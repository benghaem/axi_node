==> flow/design.v <==
import axi_pkg::*;
module axi_BR_allocator #(
    parameter                   AXI_USER_W     = 6,
    parameter                   N_INIT_PORT    = 1,
    parameter                   N_TARG_PORT    = 7,
    parameter                   AXI_DATA_W     = 64,
    parameter                   AXI_ID_IN      = 16,
    parameter                   LOG_N_TARG     = $clog2(N_TARG_PORT),
    parameter                   LOG_N_INIT     = $clog2(N_INIT_PORT),
    parameter                   AXI_ID_OUT     = AXI_ID_IN + $clog2(N_TARG_PORT)
)(
  input  logic                                                          clk,
  input  logic                                                          rst_n,
  input  logic [N_INIT_PORT-1:0][AXI_ID_OUT-1:0]                        rid_i,
  input  logic [N_INIT_PORT-1:0][AXI_DATA_W-1:0]                        rdata_i,
  input  logic [N_INIT_PORT-1:0][ 1:0]                                  rresp_i,
  input  logic [N_INIT_PORT-1:0]                                        rlast_i,    
  input  logic [N_INIT_PORT-1:0][AXI_USER_W-1:0]                        ruser_i,    
  input  logic [N_INIT_PORT-1:0]                                        rvalid_i,   
  output logic [N_INIT_PORT-1:0]                                        rready_o,    
  output  logic [AXI_ID_IN-1:0]                                         rid_o,
  output  logic [AXI_DATA_W-1:0]                                        rdata_o,
  output  logic [ 1:0]                                                  rresp_o,
  output  logic                                                         rlast_o,    
  output  logic [AXI_USER_W-1:0]                                        ruser_o,    
  output  logic                                                         rvalid_o,   
  input   logic                                                         rready_i,    
  input   logic                                                         incr_req_i,
  output  logic                                                         full_counter_o,
  output  logic                                                         outstanding_trans_o,
  input   logic                                                         error_req_i,
  output  logic                                                         error_gnt_o,
  input   logic [ 7:0]                                                  error_len_i,
  input   logic [AXI_USER_W-1:0]                                        error_user_i,
  input   logic [AXI_ID_IN-1:0]                                         error_id_i,
  input  logic                                                          sample_ardata_info_i
);
localparam      AUX_WIDTH = AXI_DATA_W + 2 + 1 + AXI_USER_W;
logic [N_INIT_PORT-1:0][AUX_WIDTH-1:0]                          AUX_VECTOR_IN;
logic [AUX_WIDTH-1:0]                                           AUX_VECTOR_OUT;
logic [N_INIT_PORT-1:0][AXI_ID_IN-1:0]                          rid_int;
genvar i;
logic   [9:0]                                                   outstanding_counter;
logic                                                           decr_req;
enum logic [1:0]                                                {OPERATIVE, ERROR_SINGLE, ERROR_BURST, GO_ERROR} CS, NS;
logic   [7:0]                                                   CounterBurstCS, CounterBurstNS;
logic   [ 7:0]                                                  error_len_S;
logic   [AXI_USER_W-1:0]                                        error_user_S;
logic   [AXI_ID_IN-1:0]                                         error_id_S;
logic [AXI_ID_IN-1:0]                                           rid_ARB_TREE;
logic [AXI_DATA_W-1:0]                                          rdata_ARB_TREE;
logic [ 1:0]                                                    rresp_ARB_TREE;
logic                                                           rlast_ARB_TREE;    
logic [AXI_USER_W-1:0]                                          ruser_ARB_TREE;    
logic                                                           rvalid_ARB_TREE;   
logic                                                           rready_ARB_TREE;    
assign outstanding_trans_o = (outstanding_counter == '0) ? 1'b0 : 1'b1;
assign decr_req = rvalid_ARB_TREE & rready_ARB_TREE & rlast_ARB_TREE;
assign full_counter_o = (outstanding_counter == '1) ? 1'b1 : 1'b0;
always_ff @(posedge clk, negedge rst_n)
begin
    if(rst_n == 1'b0)
      outstanding_counter  <= '0;
    else
    begin
      case({incr_req_i, decr_req})
        2'b00: begin  outstanding_counter  <= outstanding_counter; end
        2'b01:
        begin
                if(outstanding_counter != '0)
                    outstanding_counter  <= outstanding_counter - 1'b1;
                else
                    outstanding_counter  <= '0;
        end
        2'b10:
        begin
                if(outstanding_counter != '1)
                    outstanding_counter  <= outstanding_counter + 1'b1;
                else
                    outstanding_counter  <= '1;
        end
        2'b11: begin  outstanding_counter  <= outstanding_counter; end
      endcase
    end
end
always_ff @(posedge clk, negedge rst_n)
begin
  if(rst_n == 1'b0)
  begin
    CS             <= OPERATIVE;
    CounterBurstCS <= '0;
    error_user_S   <= '0;
    error_id_S     <= '0;
    error_len_S    <= '0;
  end
  else
  begin
    CS <= NS;
    CounterBurstCS <= CounterBurstNS;
    if(sample_ardata_info_i)
    begin
        error_user_S  <= error_user_i;
        error_id_S    <= error_id_i;
        error_len_S   <= error_len_i;
    end
  end
end
always_comb
begin
  rid_o           = rid_ARB_TREE;
  rdata_o         = rdata_ARB_TREE;
  rresp_o         = rresp_ARB_TREE;
  rlast_o         = rlast_ARB_TREE;
  ruser_o         = ruser_ARB_TREE;
  rvalid_o        = rvalid_ARB_TREE;
  rready_ARB_TREE = rready_i;
  CounterBurstNS = CounterBurstCS;
  error_gnt_o      = 1'b0;
  case(CS)
    OPERATIVE :
    begin
        CounterBurstNS   = '0;
        rready_ARB_TREE  = rready_i;
        error_gnt_o      = 1'b0;
        if((error_req_i == 1'b1))
        begin
          if(outstanding_trans_o == 1'b0)
          begin
              if(error_len_i == '0)
                NS = ERROR_SINGLE;
              else
                NS = ERROR_BURST;
          end
          else
          begin
              NS = GO_ERROR;
          end
        end
        else
        begin
          NS = OPERATIVE;
        end
    end
    GO_ERROR:
    begin
          CounterBurstNS   = '0;
          rready_ARB_TREE  = rready_i;
          error_gnt_o      = 1'b0;
          if(outstanding_trans_o == 1'b0)
          begin
              if(error_len_S == '0)
                NS = ERROR_SINGLE;
              else
                NS = ERROR_BURST;
          end
          else
          begin
              NS = GO_ERROR;
          end
    end
    ERROR_SINGLE :
    begin
        rready_ARB_TREE = 1'b0;
        CounterBurstNS = '0;
        error_gnt_o = 1'b1;
        rresp_o     = axi_pkg::RESP_DECERR;
        rdata_o     = { (AXI_DATA_W/32) {32'hDEADBEEF}};
        rvalid_o    = 1'b1;
        ruser_o     = error_user_S;
        rlast_o     = 1'b1;
        rid_o       = error_id_S;
        if(rready_i)
          NS = OPERATIVE;
        else
          NS = ERROR_SINGLE;
    end
    ERROR_BURST :
    begin
        rready_ARB_TREE = 1'b0;
        rresp_o     = axi_pkg::RESP_DECERR;
        rdata_o     = { (AXI_DATA_W/32) {32'hDEADBEEF}};
        rvalid_o    = 1'b1;
        ruser_o     = error_user_S;
        rid_o       = error_id_S;
        if(rready_i)
        begin
            if(CounterBurstCS < error_len_i)
            begin
              CounterBurstNS = CounterBurstCS + 1'b1;
              error_gnt_o    = 1'b0;
              rlast_o        = 1'b0;
              NS             = ERROR_BURST;
            end
            else
            begin
              error_gnt_o    = 1'b1;
              CounterBurstNS = '0;
              NS             = OPERATIVE;
              rlast_o        = 1'b1;
            end
        end
        else
        begin
            NS = ERROR_BURST;
            error_gnt_o      = 1'b0;
        end
    end
    default :
    begin
        CounterBurstNS = '0;
        NS             = OPERATIVE;
        error_gnt_o      = 1'b0;
    end
  endcase
end
assign        { ruser_ARB_TREE, rlast_ARB_TREE, rresp_ARB_TREE, rdata_ARB_TREE}  =  AUX_VECTOR_OUT;
generate
  for(i=0;i<N_INIT_PORT;i++)
  begin : AUX_VECTOR_BINDING
      assign AUX_VECTOR_IN[i] =  { ruser_i[i], rlast_i[i], rresp_i[i], rdata_i[i]};
  end
  for(i=0;i<N_INIT_PORT;i++)
  begin : RID_VECTOR_BINDING
      assign rid_int[i] =  rid_i[i][AXI_ID_IN-1:0];
  end
if(N_INIT_PORT == 1)
begin : DIRECT_BINDING
    assign rvalid_ARB_TREE = rvalid_i;
    assign AUX_VECTOR_OUT  = AUX_VECTOR_IN;
    assign rid_ARB_TREE   = rid_int;
    assign rready_o       = rready_i;
end
else
begin : ARB_TREE
    axi_ArbitrationTree
    #(
      .AUX_WIDTH  (AUX_WIDTH),
      .ID_WIDTH   (AXI_ID_IN),
      .N_MASTER   (N_INIT_PORT)
    )
    BR_ARB_TREE
    (
      .clk           (  clk            ),
      .rst_n         (  rst_n          ),
      .data_req_i    (  rvalid_i       ),
      .data_AUX_i    (  AUX_VECTOR_IN  ),
      .data_ID_i     (  rid_int        ),
      .data_gnt_o    (  rready_o       ),
      .data_req_o    (  rvalid_ARB_TREE  ),
      .data_AUX_o    (  AUX_VECTOR_OUT   ),
      .data_ID_o     (  rid_ARB_TREE     ),
      .data_gnt_i    (  rready_ARB_TREE  ),
      .lock          (1'b0),
      .SEL_EXCLUSIVE ({$clog2(N_INIT_PORT){1'b0}})
    );
end
endgenerate
endmodule
# ---- Step by step through the tools: axi_BR_allocator
# What the tools print for axi_BR_allocator, step after step.
# Lines are those of the file above, counted from 1.
# Operators carry their Yosys type and port widths (W data, S select, Z words).
# Library cell names are shortened.
# The mark -- stands for no value.
dict set report inputs {
  top_module {axi_BR_allocator}
  clock {clk}
  library {sky130hd}
  pvt_corner {tt_025C_1v80}
}

# ---- Word-level counts
# Yosys after proc, flatten, opt, wreduce and memory -nomap, before mapping. Memory bits, and registers merged into a memory's read port (data or address), are not among the register bits. Print and check cells are not counted. Equal cells are merged and count once.
dict set report bits {
  ff_bits 50
  input_bits 129
  output_inout_bits 94
  word_cells 59
}
dict set report op_classes {
  n_addsub 3
  n_cmp 1
  equal 9
  mux 28
  bitwise 2
  n_reduce_logical 10
}
# operator n
set op_table {}
lappend op_table {{$pmux W64 S2} 1}
lappend op_table {{$pmux W16 S2} 1}
lappend op_table {{$pmux W10 S2} 1}
lappend op_table {{$mux W10} 2}
lappend op_table {{$logic_not A8 Y1} 2}
lappend op_table {{$pmux W8 S2} 1}
lappend op_table {{$mux W8} 2}
lappend op_table {{$mux W2} 7}
lappend op_table {{$pmux W6 S2} 1}
lappend op_table {{$add A10 B1 Y10 const B} 1}
lappend op_table {{$sub A10 B1 Y10 const B} 1}
lappend op_table {{$eq A10 B10 Y1 const B} 1}
lappend op_table {{$ne A10 B10 Y1 const B} 1}
lappend op_table {{$logic_not A10 Y1} 1}
lappend op_table {{$reduce_bool A10 Y1} 1}
lappend op_table {{$eq A2 B2 Y1 const B} 4}
lappend op_table {{$add A8 B1 Y8 const B} 1}
lappend op_table {{$lt A8 B8 Y1} 1}
lappend op_table {{$pmux W2 S4} 1}
lappend op_table {{$reduce_or A2 Y1} 3}
lappend op_table {{$pmux W1 S3} 2}
lappend op_table {{$mux W1} 6}
lappend op_table {{$eq A2 B1 Y1 const B} 2}
lappend op_table {{$logic_not A2 Y1} 2}
lappend op_table {{$pmux W2 S2} 1}
lappend op_table {{$pmux W1 S2} 2}
lappend op_table {{$reduce_or A3 Y1} 1}
lappend op_table {{$and A1 B1 Y1} 2}
lappend op_table {{$ne A2 B2 Y1 const B} 1}

# ---- Depth
# Longest topological path by Yosys (ltp), each cell counted once; first at word level (registers and memories cut), then after technology mapping (sequential cells cut; the memories' decode and read muxes count).
dict set report logic_depth {
  depth_word 7
  ABC_AREA 0
  depth_mapped 10
  ltp_nobuf 7
}

# ---- Synthesis result
# Yosys stat after the flow's synthesis: flattened, memories mapped to cells. It holds for the ABC_AREA given above (unset counts as 0); a run with the other value may have another netlist.
# type n type_area_um2
set by_type {}
lappend by_type {dfrtp_1 51 1.28E+03}
lappend by_type {mux2_2 52 585.562}
lappend by_type {or3_1 50 312.8}
lappend by_type {ha_1 12 150.144}
lappend by_type {and2_1 19 118.864}
lappend by_type {o21ai_0 21 105.101}
lappend by_type {clkbuf_1 25 93.84}
lappend by_type {nor2_1 21 78.826}
lappend by_type {a21oi_1 12 60.058}
lappend by_type {nand2_1 16 60.058}
lappend by_type {inv_1 15 56.304}
lappend by_type {nor2b_1 8 50.048}
lappend by_type {nand4_1 7 43.792}
lappend by_type {nand3_1 8 40.038}
lappend by_type {nor4_1 6 37.536}
lappend by_type {xor2_1 4 35.034}
lappend by_type {a21boi_0 4 30.029}
lappend by_type {mux2i_1 3 30.029}
# Other cell types: 30; their cells: 43.
dict set report synth_totals {
  cell_count 377
  yosys_area_um2 3509.6
  seqArea_um2 1302.5
  flip_flops 52
  buffers 27
}

# ---- Path before layout
# Source: OpenSTA report_checks on the synthesized netlist (no wires, ideal clock, input and output delay 20% of the period each), path of least setup slack; recovery checks are left aside. Register names are those of the netlist, which keeps one name where synthesis merged equal registers.
dict set report synth_path {
  path_type {in2out}
  from {input error_len_i[5]}
  to {output rlast_o}
  tclk_ns 4.76
  in_delay_ns 0.952
  out_delay_ns 0.952
  t_first_pin_ns 0.952
  arrival_ns 2.348
  required_ns 3.808
  path_slack_ns 1.460
  delay_ns 1.396
  path_stages 7
  n_path_buf 0
  period_less_setup_slack_ns 3.3
}
# "delay_ns" is the arrival time less input delay plus setup time.
# A path that ends at an output port has no setup time.
# "path_stages": output pins that drive a net of the path, with the launching flip-flop's if there is one; two outputs of one cell count as two.
# "period_less_setup_slack_ns" is the clock period less the worst setup slack; recovery checks do not enter. This is arithmetic on one report: input and output delays are still those of the set period (20% each).
# Between the ends stands the longest chain of elaborated cells between them, by number of cells; it is not shown to be the way that was timed. Of several equally long chains one is given.
# A line is the first line of the expression or statement that the cell stems from. Yosys adds cells for indexed reads and writes and turns some case tables into memories.
dict set report synth_via {
  path_cell_list {inv_1 > ha_1 > a211oi_1 > nor2_1 > a21oi_1 > a31oi_1 > or2_2}
  elab_chain_len 4
  cells_between 4
  lines_between 3
  cone_classes {compare (1); mux (3)}
}
# item line_no
set synth_rtl {}
lappend synth_rtl {{start: declaration} 33} ;# input   logic [ 7:0]                                                  error_len_i,
lappend synth_rtl {{$lt A8 B8 Y1} 187} ;# if(CounterBurstCS < error_len_i)
lappend synth_rtl {{$mux W1} 187}
lappend synth_rtl {{$mux W1} 185} ;# if(rready_i)
lappend synth_rtl {{$pmux W1 S3} 119} ;# case(CS)
lappend synth_rtl {{end: declaration} 24} ;# output  logic                                                         rlast_o,

# ---- Path in the finished layout
# From the final timing report of run 1: the path of least setup slack in the routed layout; clock arrival at registers is part of the times.
dict set report layout_path {
  path_type {reg2reg}
  from {register CS}
  to {register outstanding_counter[8]}
  tclk_ns 1.4
  setup_time_ns 0.13
  t_first_pin_ns 0.30
  arrival_ns 2.49
  required_ns 1.58
  path_slack_ns -0.91
  path_stages 11
  n_path_buf 3
}
# Where an end lacks its bit number, it is one bit of the signal, or one of the new flip-flops if synthesis recoded a state register.
# At most two assigning lines are given for a register; there are more.
dict set report layout_via {
  path_cell_list {dfrtp_2 > nor2_4 > buf_12 > buf_6 > nand4_1 > ha_4 > buf_6 > nor4_4 > nand3b_1 > o21ai_1 > mux2i_1}
}
# item line_no
set layout_rtl {}
lappend layout_rtl {{start: declaration} 45} ;# enum logic [1:0]                                                {OPERATIVE, ERROR_SINGLE, ERROR_BURST, GO_ERRO ...
lappend layout_rtl {{start: assignment} 90} ;# CS             <= OPERATIVE;
lappend layout_rtl {{start: assignment} 98} ;# CS <= NS;
lappend layout_rtl {{end: assignment} 67} ;# 2'b00: begin  outstanding_counter  <= outstanding_counter; end
lappend layout_rtl {{end: assignment} 71} ;# outstanding_counter  <= outstanding_counter - 1'b1;
lappend layout_rtl {{end: declaration} 43} ;# logic   [9:0]                                                   outstanding_counter;
# Chain of elaborated cells between the ends: none given.

# Flow measurements of axi_BR_allocator on sky130hd: 2 stored runs with different settings, listed in no order. Input and output delays are each 20% of the period that was set; the output load is 0.01 pF.
# "achievedPeriod_ns" means the clock period less the worst setup slack. The figure is calculated, with input and output delays left at 20% of the set period.
# "worst_path_allowed_less_slack_ns" is the time allowed to the run's worst setup path (the clock period less input and output delay, where it has them) less its slack. Clock arrival times count: a late capture clock shortens it, a late launch clock lengthens it.
# "final_power_uw" rests on the timing tool's default activity at the inputs, not on a simulated workload.
run="run 1" settings period_ns=1.4 CAP_MARGIN=20 CORE_MARGIN=2 CORE_UTILIZATION=40 SLEW_MARGIN=20
run="run 1" results total_die_area_um2=9539.4 achievedPeriod_ns=2.311 setup_ws_ns=-0.911 worst_path_allowed_less_slack_ns=2.31 worst_setup_path_type="reg2reg" final_stdcell_area_um2=7656.1 final_power_uw=6217 tns_ns=-65.835 yosys_chip_area_um2=3509.6 util_frac=0.891
run="run 2" settings period_ns=3.03 CORE_UTILIZATION=44 PLACE_DENSITY_LB_ADDON=0.19 GPL_TIMING_DRIVEN=0 CTS_CLUSTER_SIZE=34 CTS_CLUSTER_DIAMETER=121 CAP_MARGIN=40 SLEW_MARGIN=30 CORE_MARGIN=2
run="run 2" results setup_ws_ns=0.107 tns_ns=0.000 total_die_area_um2=8706.8 achievedPeriod_ns=2.923 yosys_chip_area_um2=3509.6 worst_path_allowed_less_slack_ns=2.32 worst_setup_path_type="reg2out" util_frac=0.777 final_stdcell_area_um2=6002.0 final_power_uw=2196
